==> flow/design.v <==
module tx(
    input clk, reset,
    input tick,
    input [7:0]data,
    input tx_ready,
    output reg tx_done, tx
);
    reg [2:0] state;
    reg [2:0] bit_index;
    reg [7:0] shift_reg;
    parameter IDLE = 3'b000,
              START = 3'b001,
              DATA = 3'b010,
              STOP = 3'b011,
              DONE = 3'b100;
    always @(posedge clk or posedge reset) begin
        if(reset) begin
            state <= IDLE;
            bit_index <= 0;
            shift_reg <= 0;
            tx <= 1'b1;
            tx_done <= 0;
        end
        else if(tick) begin 
            case(state)
                IDLE: begin
                    tx_done <= 0;
                    tx <= 1'b1;
                    if(tx_ready) begin
                        shift_reg <= data;
                        state <= START;
                    end
                end
                START: begin
                    tx <= 0;
                    bit_index <= 0;
                    state <= DATA;
                end
                DATA: begin
                    tx <= shift_reg[bit_index];
                    bit_index <= bit_index + 1;
                    if(bit_index == 7) begin
                        state <= STOP;
                    end
                end
                STOP: begin
                    tx <= 1;
                    tx_done <= 1;
                    state <= DONE;
                end
                DONE: begin
                    tx_done <= 1;
                    state <= IDLE;
                end
            endcase
        end
    end
endmodule
module rx(
    input clk, reset,
    input tick,
    input rx,
    output reg [7:0] data,
    output reg rx_done
);
    reg [2:0] state;
    reg [2:0] bit_index;
    reg [7:0] shift_reg;
    parameter IDLE  = 3'b000,
              START = 3'b001,
              DATA  = 3'b010,
              STOP  = 3'b011,
              DONE  = 3'b100;
    always @(posedge clk or posedge reset) begin
        if(reset) begin
            state <= IDLE;
            bit_index <= 0;
            shift_reg <= 0;
            rx_done <= 0;
            data <= 0;
        end
        else if(tick) begin
            case(state)
                IDLE: begin
                    rx_done <= 0;
                    if(rx == 0)
                        state <= DATA;
                        bit_index <= 0;
                end
                DATA: begin
                    shift_reg[bit_index] <= rx;
                    bit_index <= bit_index + 1;
                    if(bit_index == 7)
                        state <= STOP;
                end
                STOP: begin
                    if(rx == 1) begin
                        data <= shift_reg;
                        rx_done <= 1;
                        state <= DONE;
                    end
                    else 
                        state <= IDLE;
                end
                DONE: begin
                    rx_done <= 0;
                    state <= IDLE;
                end
            endcase
        end
    end
endmodule
module baud_gen(
    input clk,reset,
    output reg tick
);
    parameter COUNT = 5208;
    reg [12:0] count;
    always @(posedge clk) begin
        if(reset) begin
            count <= 0;
            tick <= 0;
        end
        else begin
            if(count == COUNT - 1) begin
                count <= 0;
                tick <= 1;
            end
            else begin
                tick <= 0;
                count <= count + 1;
            end
        end
    end
endmodule
module uart_top(
    input clk, reset,
    input tx_start,
    input [7:0] tx_data,
    output tx_done,
    output tx_line,
    input rx_line,
    output [7:0] rx_data,
    output rx_done
);
    wire tick;
    baud_gen baud_inst (
        .clk(clk),
        .reset(reset),
        .tick(tick)
    );
    tx tx_inst (
        .clk(clk),
        .reset(reset),
        .tick(tick),
        .data(tx_data),
        .tx_ready(tx_start),
        .tx_done(tx_done),
        .tx(tx_line)
    );
    rx rx_inst (
        .clk(clk),
        .reset(reset),
        .tick(tick),
        .rx(tx_line),      
        .data(rx_data),
        .rx_done(rx_done)
    );
endmodule
== Step by step through the tools: uart_top ==
Tool output for the design above, in the order of the flow.
Lines are those of the file above, counted from 1.
Operators carry their Yosys type and port widths (W data, S select, Z words).
Library cell names are shortened.
Not given: n/a

* Top: uart_top
* Clock: clk
* Cell library: sky130hd
* Library corner: tt_025C_1v80

== After elaboration ==
Source: Yosys, flattened and elaborated, memories not mapped. Widths are those after wreduce. Registers that Yosys merges into a memory's read port (data or address) are not register bits. Print and check cells do not count. Equal cells are merged and count once.

* Shift operators: 3
* Reductions and logical operators: 23
* Magnitude comparators: 0
* Muxes and demuxes: 14
* Div/mod/pow operators: 0
* Add/subtract/negate cells: 4
* Bitwise logic cells: 3
* Multiply operators: 0
* Equality and inequality tests: 15

{| class="wikitable"
|+ Operator list
! kind !! number
|-
| $pmux W3 S5 || 1
|-
| $mux W3 || 5
|-
| $add A13 B1 Y13 const B || 1
|-
| $eq A13 B13 Y1 const B || 1
|-
| $eq A3 B2 Y1 const B || 4
|-
| $eq A3 B3 Y1 const B || 4
|-
| $pmux W3 S4 || 1
|-
| $pmux W3 S2 || 2
|-
| $reduce_and A2 Y1 || 5
|-
| $reduce_and A3 Y1 || 3
|-
| $shift A1 B4 Y8 || 1
|-
| $shift A1 B4 Y8 const A || 1
|-
| $reduce_bool A2 Y1 || 4
|-
| $reduce_or A2 Y1 || 4
|-
| $reduce_and A4 Y1 || 2
|-
| $shiftx A8 B3 Y1 || 1
|-
| $and A8 B8 Y8 || 1
|-
| $or A8 B8 Y8 || 1
|-
| $not A8 Y8 || 1
|-
| $ne A2 B2 Y1 const B || 3
|-
| $add A3 B1 Y3 const B || 2
|-
| $logic_not A3 Y1 || 2
|-
| $reduce_bool A5 Y1 || 1
|-
| $ne A2 B1 Y1 const B || 2
|-
| $neg A3 Y4 || 1
|-
| $reduce_bool A4 Y1 || 1
|-
| $pmux W1 S2 || 2
|-
| $eq A3 B1 Y1 const B || 1
|}

Other operator kinds: 3; their cells: 4.

* Cells after elaboration: 74
* Output and inout bits: 11
* Clocked read ports x word width: 0
* ROM bits: 0
* Bits in latches: 0
* Memories: 0
* Memory bits (writable): 0
* Bits in registers: 53
* Bits of input ports: 12

== Depth ==
Depth = most cells in a row (Yosys ltp): at word level without a register or memory, in the mapped netlist without a sequential cell, where the memories' decode and read muxes count.

* Depth after elaboration: 5
* ABC_AREA: 0
* Mapped depth: 7
* Gate-level depth less buffers: 6

== Synthesis result ==
The flow's flattened synthesis, as Yosys stat reports it; memories are mapped. The netlist is that of the ABC_AREA named above (0 if unset); the other value can give another one.

{| class="wikitable"
|+ Cells by type
! cell type !! number !! total area (sq um)
|-
| dfrtp_1 || 39 || 975.936
|-
| dfxtp_1 || 14 || 280.269
|-
| mux2_2 || 17 || 191.434
|-
| ha_1 || 8 || 100.096
|-
| xnor2_1 || 10 || 87.584
|-
| nand2_1 || 22 || 82.579
|-
| dfstp_2 || 3 || 78.826
|-
| nor2_1 || 18 || 67.565
|-
| o21ai_0 || 12 || 60.058
|-
| a22o_1 || 6 || 52.55
|-
| a32o_1 || 5 || 50.048
|-
| nand3_1 || 9 || 45.043
|-
| inv_1 || 11 || 41.29
|-
| mux4_2 || 1 || 22.522
|-
| nand3b_1 || 3 || 22.522
|-
| nand4_4 || 1 || 21.27
|-
| nor4_4 || 1 || 21.27
|-
| a41o_1 || 2 || 20.019
|}

Other cell types: 21; their cells: 36.

* Chip area (Yosys): 0.0024824 sq mm
* Flip-flops: 56
* Buffer cells: 7
* Cell count: 218
* Area of sequential cells: 0.001335 sq mm

The figures by module come from a second, unflattened synthesis with its own total; it is not the netlist above.

* Cells (unflattened synthesis): 220
* Area (unflattened synthesis): 0.0024861 sq mm

Rows give one instance, submodules left out.

{| class="wikitable"
|+ Modules
! module !! cells !! sequential area (sq mm) !! area (sq mm) !! instances
|-
| rx || 92 || 0.0006018 || 0.0010773 || 1
|-
| tx || 61 || 0.0004529 || 0.0007895 || 1
|-
| baud_gen || 67 || 0.0002803 || 0.0006193 || 1
|-
| uart_top || 0 || 0 || 0 || 1
|}

== Path before layout ==
Path of least setup slack by OpenSTA after synthesis, without wires, with an ideal clock, recovery checks aside; 20% of the period is set as input and as output delay. Where synthesis merged equal registers, the netlist keeps one of their names.

* Path kind: in2reg
* Start: input port reset
* End: register baud_inst.count[3]
* Launch time at the first pin: 0.616 ns
* Slack: 1.002 ns
* Arrival: 2.014 ns
* Stages on the path: 4
* Setup time: 0.064 ns
* Required time: 3.016 ns
* Path buffers: 1
* Path delay: 1.462 ns
* Period: 3.08 ns
* Synthesis period reached: 2.078 ns

"path delay" is the arrival time less input delay plus setup time.
"stages on the path" counts driving pins, that of a launching flip-flop among them; a cell with two outputs on the path counts twice.
"synthesis period reached" is the clock period less the worst setup slack; recovery checks do not enter. This is arithmetic on one report: input and output delays are still those of the set period (20% each).
The rows between start and end are the longest chain of elaborated cells between them; the timing report does not say that the signal goes this way. Where chains are equally long, one stands for them.
A line is the first line of the expression or statement that the cell stems from. Yosys adds cells for indexed reads and writes and turns some case tables into memories.
A register here has more assigning lines than the two given.

* Path through: inv_1 > nand2_1 > buf_4 > nor2_1
* Length of the longest elaborated chain: 1
* Elaborated cells on any way between the ends: 1
* Source lines of those cells: 0
* Those cells by class: 1 x reduce/logical

{| class="wikitable"
|+ RTL lines, path post-synthesis
! item !! line !! text
|-
| from (decl) || 137 || <nowiki>input clk, reset,</nowiki>
|-
| $reduce_or A2 Y1 || n/a ||
|-
| to (assign) || 121 || <nowiki>count <= 0;</nowiki>
|-
| to (assign) || 131 || <nowiki>count <= count + 1;</nowiki>
|-
| to (decl) || 118 || <nowiki>reg [12:0] count;</nowiki>
|}

== Path in the finished layout ==
From the final timing report of entry B: the path of least setup slack in the routed layout; clock arrival at registers is part of the times.

* Path kind: reg2out
* Start: register tx_inst.tx
* End: output port tx_line
* Slack: 0.62 ns
* Required time: 2.19 ns
* Path buffers: 1
* Arrival: 1.57 ns
* Launch time at the first pin: 0.30 ns
* Period: 2.74 ns
* Stages on the path: 2
* External output delay: 0.55 ns

A register here has more assigning lines than the two given.

* Path through: dfstp_2 > clkdlybuf4s50_1
* Length of the longest elaborated chain: 0
* Elaborated cells on any way between the ends: 0
* Source lines of those cells: 0

{| class="wikitable"
|+ RTL lines, path post-layout
! item !! line !! text
|-
| from (decl) || 6 || <nowiki>output reg tx_done, tx</nowiki>
|-
| from (assign) || 21 || <nowiki>tx <= 1'b1;</nowiki>
|-
| from (assign) || 40 || <nowiki>tx <= shift_reg[bit_index];</nowiki>
|-
| to (decl) || 141 || <nowiki>output tx_line,</nowiki>
|}

Appendix: measured runs

Measured results for uart_top: 2 stored runs of the Yosys and OpenROAD flow on sky130hd. The settings differ; the order carries no meaning. The constraints put input and output delay at 20% of the set period each and load the outputs with 0.01 pF.
"allowed time less slack (worst setup path)" = time allowed to the worst setup path (clock period - input delay - output delay, where it has them) - its slack; a late launch clock adds to it, a late capture clock takes from it.

=== Entry A ===
{| class="wikitable"
! Setting !! Value
|-
| period_ns || 3.11
|-
| CORE_UTILIZATION || 65
|-
| PLACE_DENSITY_LB_ADDON || 0.26
|-
| CORE_MARGIN || 10
|-
| CELL_PAD_IN_SITES_GLOBAL_PLACEMENT || 0
|-
| CELL_PAD_IN_SITES_DETAIL_PLACEMENT || 2
|-
| TNS_END_PERCENT || 85
|-
| ABC_AREA || 0
|-
| CAP_MARGIN || 30
|-
| SLEW_MARGIN || 0
|-
| MIN_ROUTING_LAYER || met2
|}
Stopped before the end: placement reported DPL-0033.

=== Entry B ===
{| class="wikitable"
! Setting !! Value
|-
| period_ns || 2.74
|-
| CORE_UTILIZATION || 57
|-
| PLACE_DENSITY || 0.77
|-
| CORE_MARGIN || 7
|-
| CELL_PAD_IN_SITES_DETAIL_PLACEMENT || 0
|-
| ABC_AREA || 0
|-
| GPL_TIMING_DRIVEN || 1
|-
| MAX_ROUTING_LAYER || met5
|-
| CAP_MARGIN || 20
|-
| SLEW_MARGIN || 20
|-
! Result !! Value
|-
| Post-layout utilization || 69.2%
|-
| Setup total negative slack || 0.000 ns
|-
| Worst slack on setup checks || 0.623 ns
|-
| Allowed time less slack (worst setup path) || 1.57 ns
|-
| Critical path kind || reg2out
|-
| Worst hold slack || 0.473 ns
|-
| Die area || 0.0063984 sq mm
|-
| Cell area after synthesis || 0.0024824 sq mm
|}
